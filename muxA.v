==> flow/design.v <==
`timescale 1ns / 1ps
module mux_A (CLK,I1,I2,SEL,OUTA);
input CLK;
input [31:0] I1;  
input [15:0] I2;  
input SEL;
output reg[31:0] OUTA;
reg [31:0] outA;
always@(posedge CLK)
begin
	if (SEL == 1 ) 
	begin
	OUTA <= I1;
	end
	else if (SEL == 0)
	 begin
	OUTA <= {16'b0000000000000000,I2};
	end
end
endmodule
## From RTL to reports: mux_A

What the tools print for mux_A, step after step.
Line numbers count from 1 in the design file above.
Operators: Yosys type, input widths -> output width; for muxes data width and select width s.
Cell names lack the library's common part.
A cell with - has no value.

| set-up | value |
|---|---|
| design top | mux_A |
| clock input | CLK |
| standard-cell library | sky130hd |
| timing corner | tt_025C_1v80 |

## Elaborated design

Yosys after proc, flatten, opt, wreduce and memory -nomap, before mapping. Enables and synchronous resets that opt folds into registers are not counted as muxes. Memory bits, and registers merged into a memory's read port (data or address), are not among the register bits. Print and check cells are not counted. Equal cells are merged and count once.

| operators by class | value |
|---|---|
| muxes and demuxes | 1 |

Operator list:

| kind | number |
|---|---|
| $mux 16 | 1 |

| storage and ports | value |
|---|---|
| word-level cells | 3 |
| flip-flop bits (word level) | 32 |

## Depth

Depth = most cells in a row (Yosys ltp): at word level without a register or memory, in the mapped netlist without a sequential cell, where the memories' decode and read muxes count.

| logic depth | value |
|---|---|
| depth in word-level cells | 1 |
| ABC_AREA | 1 |
| depth in mapped cells | 5 |
| depth with buffers taken out | 3 |

## Mapped cells and area

Source: synth_stat.txt of the flow (Yosys; design flattened, memories mapped). It holds for the ABC_AREA given above (unset counts as 0); a run with the other value may have another netlist.

| synthesis totals | value |
|---|---|
| standard cells after synthesis | 118 |
| sequential part of the area | 640.6 um2 |
| mapped flip-flops | 32 |
| mapped area | 1002.2 um2 |
| buffer cells | 5 |

Cells by type:

| cell | number |
|---|---|
| dfxtp_1 | 32 |
| nand2_1 | 64 |
| inv_1 | 16 |
| buf_6 | 4 |
| inv_6 | 1 |
| buf_4 | 1 |

## Timing after synthesis

Path of least setup slack by OpenSTA after synthesis, without wires, with an ideal clock, recovery checks aside; 20% of the period is set as input and as output delay. Where synthesis merged equal registers, the netlist keeps one of their names.

| timing after synthesis | value |
|---|---|
| kind | in2reg |
| start | in SEL |
| end | reg OUTA[10] |
| slack | 0.183 ns |
| period | 0.807 ns |
| data required time | 0.695 ns |
| driving pins on the path | 5 |
| delay of the path | 0.463 ns |
| launch time at the first pin | 0.161 ns |
| arrival time | 0.512 ns |
| synthesis period reached | 0.624 ns |

"delay of the path" is the arrival time less input delay plus setup time.
"driving pins on the path" counts driving pins, that of a launching flip-flop among them; a cell with two outputs on the path counts twice.
"synthesis period reached" is the clock period less the worst setup slack; recovery checks do not enter. This is arithmetic on one report: input and output delays are still those of the set period (20% each).
Between the ends stands the longest chain of elaborated cells between them, by number of cells; it is not shown to be the way that was timed. Of several equally long chains one is given.
A line is the first line of the expression or statement that the cell stems from. Yosys adds cells for indexed reads and writes and turns some case tables into memories.

| between the ends, after synthesis | value |
|---|---|
| cells stage by stage | buf_6 inv_6 buf_6 nand2_1 nand2_1 |
| cells in the longest elaborated chain | 1 |
| elaborated cells between the ends (all ways) | 1 |
| source lines of those cells | 1 |
| classes of those cells | mux (1) |

Ends and longest elaborated chain, after synthesis:

| element | RTL line | source |
|---|---|---|
| from (decl) | 6 | `input SEL;` |
| $mux 16 | 11 | `if (SEL == 1 )` |
| to (assign) | 13 | `OUTA <= I1;` |
| to (assign) | 17 | `OUTA <= {16'b0000000000000000,I2};` |
| to (decl) | 7 | `output reg[31:0] OUTA;` |

mux_A: 2 stored runs of the Yosys and OpenROAD flow on sky130hd. The settings differ; the order carries no meaning. The constraints put input and output delay at 20% of the set period each and load the outputs with 0.01 pF.
Settings: n/a = not set for that run.

| setting or result | flow run A | flow run B |
|---|---|---|
| period_ns | 0.709 | 0.808 |
| CORE_UTILIZATION | 53 | 56 |
| SETUP_SLACK_MARGIN | 0.06 | n/a |
| PLACE_DENSITY | 0.88 | n/a |
| CORE_MARGIN | 6 | 2 |
| ABC_AREA | 1 | n/a |
| GPL_ROUTABILITY_DRIVEN | 0 | n/a |
| MAX_ROUTING_LAYER | met5 | n/a |
| CAP_MARGIN | 20 | 20 |
| SLEW_MARGIN | 20 | 20 |

Flow run A: incomplete, placement halted on GPL-0301
Flow run B: incomplete, placement halted on GPL-0301
