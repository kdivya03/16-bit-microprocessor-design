==> flow/design.v <==
`timescale 1ns / 1ps
module PC(clock, ldPC, PCinc, add, execadd);
input clock;
input ldPC;
input PCinc;
input [11:0] add;
output [11:0] execadd;
reg [11:0] execadd;
reg [11:0] temp;
always@( posedge clock)
begin
	if (ldPC == 0 && PCinc == 0) 
	begin
	temp <= 12'h000;
	end
	else if (ldPC == 1 && PCinc == 0 ) 
	begin
	temp <= add;
	end
	else if (ldPC == 0 && PCinc == 1 ) 
	begin
	temp <= temp + 12'h001;
	end
	else begin
	temp <= temp;
	end
	execadd <= temp;
end
endmodule
-- Reports on PC
The steps from the RTL of PC to its reports follow in flow order.
Lines are those of the file above, counted from 1.
Cell names lack the library's common part.
The mark n/a stands for no value.
- design top: PC
- clock input: clock
- standard-cell library: sky130hd
- corner: tt_025C_1v80

-- Elaborated design
Yosys after proc, flatten, opt, wreduce and memory -nomap, before mapping. Memory bits, and registers merged into a memory's read port (data or address), are not among the register bits. Print and check cells are not counted. Equal cells are merged and count once.
- cells after elaboration at 11
- flip-flop bits (word level) at 24
- noted mux-type cells: 2
- reduce/logical cells at 4
- bitwise operators at 2
- noted add/subtract/negate cells: 1
- operator list (kind ; count):
    2-to-1 mux 12 bit ; 2
    adder 12 x 1 -> 12 bit (second input constant) ; 1
    logical AND 1 bit ; 3
    inverter 1 bit ; 2
    nonzero test 2 bit ; 1

-- Depth
Longest topological path by Yosys (ltp), each cell counted once; first at word level (registers and memories cut), then after technology mapping (sequential cells cut; the memories' decode and read muxes count).
- word-level depth: 4
- ABC_AREA: 0
- noted gate-level depth with buffers: 8
- depth with buffers taken out at 6

-- Synthesis result
Yosys stat after the flow's synthesis: flattened, memories mapped to cells. It holds for the ABC_AREA given above (unset counts as 0); a run with the other value may have another netlist.
Totals and module areas in this step are rounded.
- cells by type (cell ; count ; total area (um2)):
    dfxtp_1 ; 24 ; 480.461
    ha_1 ; 3 ; 37.536
    nor2_1 ; 10 ; 37.536
    o21ai_0 ; 7 ; 35.034
    a211oi_1 ; 4 ; 30.029
    a311oi_1 ; 3 ; 26.275
    nor2b_1 ; 4 ; 25.024
    a22oi_1 ; 3 ; 22.522
    nor4_4 ; 1 ; 21.27
    a21oi_1 ; 4 ; 20.019
    mux2i_1 ; 2 ; 20.019
    and3_1 ; 3 ; 18.768
    nand2_1 ; 5 ; 18.768
    a22o_1 ; 2 ; 17.517
    buf_2 ; 3 ; 15.014
    inv_1 ; 4 ; 15.014
    nand4_1 ; 2 ; 12.512
    nand4_2 ; 1 ; 12.512
Other cell types: 17; their cells: 17.
- noted mapped area: 1005 um2
- flip-flop cells at 24
- noted buffers: 5
- area of sequential cells at 480.5 um2
- cells in the netlist: 102

-- Worst setup path after synthesis
OpenSTA on the mapped netlist: ideal clock, no wires. The path of least setup slack (recovery checks aside). Input and output delay are each 20% of the period. Register names are those of the netlist, which keeps one name where synthesis merged equal registers.
- path type: input port to flip-flop
- from: input port PCinc
- to: register temp[4]
- path buffers at 2
- setup slack: 0.824 ns
- noted delay of the path: 1.033 ns
- noted required time: 2.203 ns
- input delay: 0.464 ns
- clock period at 2.32 ns
- arrival time: 1.380 ns
- driving pins on the path: 7
- library setup time: 0.117 ns
- noted synthesis period reached: 1.496 ns
"delay of the path" = arrival - input delay + setup time.
"driving pins on the path": output pins that drive a net of the path, with the launching flip-flop's if there is one; two outputs of one cell count as two.
"synthesis period reached" is the clock period less the worst setup slack; recovery checks do not enter. This is arithmetic on one report: input and output delays are still those of the set period (20% each).
The rows between start and end are the longest chain of elaborated cells between them; the timing report does not say that the signal goes this way. Where chains are equally long, one stands for them.
Each line given opens the expression or statement behind the cell; cells for indexed reads and writes are added by Yosys, which also makes memories of some case tables.
At most two assigning lines are given for a register; there are more.
- cell sequence: inv_1 -> ha_1 -> buf_2 -> buf_2 -> o21ai_0 -> a22oi_1 -> nor2_1
- cells in the longest elaborated chain: 3
- noted elaborated cells on any way between the ends: 7
- ends and longest elaborated chain, after synthesis (what ; RTL line ; source):
    start, declared ; 5 ; input PCinc;
    logical AND 1 bit ; 20 ; else if (ldPC == 0 && PCinc == 1 )
    2-to-1 mux 12 bit ; 20 ;
    2-to-1 mux 12 bit ; 16 ; else if (ldPC == 1 && PCinc == 0 )
    end, assigned ; 18 ; temp <= add;
    end, assigned ; 22 ; temp <= temp + 12'h001;
    end, declared ; 9 ; reg [11:0] temp;

-- Path in the finished layout
From the final timing report of record 2: the path of least setup slack in the routed layout; clock arrival at registers is part of the times.
- path type: flip-flop to flip-flop
- from: register temp[10]
- to: register temp[11]
- path buffers at 0
- noted required time: 1.54 ns
- arrival time: 1.43 ns
- driving pins on the path: 5
- setup slack: 0.11 ns
- library setup time: 0.09 ns
- clock period at 1.33 ns
The rows between start and end are the longest chain of elaborated cells between them; the timing report does not say that the signal goes this way. Where chains are equally long, one stands for them.
At most two assigning lines are given for a register; there are more.
- cell sequence: dfxtp_1 -> inv_1 -> nor4_4 -> mux2i_1 -> a21oi_1
- cells in the longest elaborated chain: 3
- noted elaborated cells on any way between the ends: 3
- noted RTL lines with such cells: 3
- ends and longest elaborated chain, after layout (what ; RTL line ; source):
    start, declared ; 9 ; reg [11:0] temp;
    start, assigned ; 18 ; temp <= add;
    start, assigned ; 22 ; temp <= temp + 12'h001;
    adder 12 x 1 -> 12 bit ; 22 ;
    2-to-1 mux 12 bit ; 20 ; else if (ldPC == 0 && PCinc == 1 )
    2-to-1 mux 12 bit ; 16 ; else if (ldPC == 1 && PCinc == 0 )
    end, assigned ; 18 ;
    end, assigned ; 22 ;
    end, declared ; 9 ;

FLOW RESULTS
============

Flow measurements of PC on sky130hd: 2 stored runs with different settings, listed in no order. Input and output delays are each 20% of the period that was set; the output load is 0.01 pF.
"worst setup path time": the worst setup path's part of the clock period (all of it between registers, 20% less for each end at a port) less its slack. A launch clock that arrives late makes it longer, a capture clock that arrives late makes it shorter.
"total power of the final layout": no workload was simulated; the value follows from the tool's default switching activity.
The measured numbers are rounded.

Record 1

==> flow/run.sh <==
#!/bin/bash
# the make line also repeats the synthesis and layout settings of config.mk as NAME=value (left out here)
make -C /OpenROAD-flow-scripts/flow DESIGN_CONFIG=/design/flow/config.mk WORK_HOME=/design/flow/orfs CLKGATE_MAP_FILE= finish
==> flow/config.mk <==
export PLATFORM = sky130hd
export DESIGN_NAME = PC
export DESIGN_NICKNAME = PC
export VERILOG_FILES = /design/flow/design.v
export SDC_FILE = /design/flow/constraint.sdc
export NUM_CORES = 4
export LEC_CHECK = 0
export CAP_MARGIN = 20
export CORE_MARGIN = 2
export CORE_UTILIZATION = 70
export CTS_CLUSTER_SIZE = 36
export GPL_TIMING_DRIVEN = 1
export MAX_ROUTING_LAYER = met5
export PLACE_DENSITY_LB_ADDON = 0.12
export SLEW_MARGIN = 20
export TNS_END_PERCENT = 65
==> flow/constraint.sdc <==
create_clock -name core_clock -period 1.53 [get_ports {clock}]
set_input_delay 0.3060 -clock core_clock [delete_from_list [all_inputs] [get_ports {clock}]]
set_output_delay 0.3060 -clock core_clock [all_outputs]
set_load 0.01 [all_outputs]

Record 1: unfinished; error FLW-0024 in placement.

Record 2

==> flow/run.sh <==
#!/bin/bash
# the make line also repeats the synthesis and layout settings of config.mk as NAME=value (left out here)
make -C /OpenROAD-flow-scripts/flow DESIGN_CONFIG=/design/flow/config.mk WORK_HOME=/design/flow/orfs CLKGATE_MAP_FILE= finish
==> flow/config.mk <==
export PLATFORM = sky130hd
export DESIGN_NAME = PC
export DESIGN_NICKNAME = PC
export VERILOG_FILES = /design/flow/design.v
export SDC_FILE = /design/flow/constraint.sdc
export NUM_CORES = 4
export LEC_CHECK = 0
export CAP_MARGIN = 20
export CORE_MARGIN = 2
export CORE_UTILIZATION = 40
export SETUP_SLACK_MARGIN = 0.17
export SLEW_MARGIN = 20
==> flow/constraint.sdc <==
create_clock -name core_clock -period 1.33 [get_ports {clock}]
set_input_delay 0.2660 -clock core_clock [delete_from_list [all_inputs] [get_ports {clock}]]
set_output_delay 0.2660 -clock core_clock [all_outputs]
set_load 0.01 [all_outputs]

Measured in record 2:
- post-route utilization: 64.6%
- worst setup slack after layout at 0.112 ns
- mapped cell area after synthesis: 1,005 um2
- die outline area at 2,928 um2
- total power of the final layout: 1,838 µW
- worst setup path time at 1.22 ns
- worst path kind: flip-flop to flip-flop
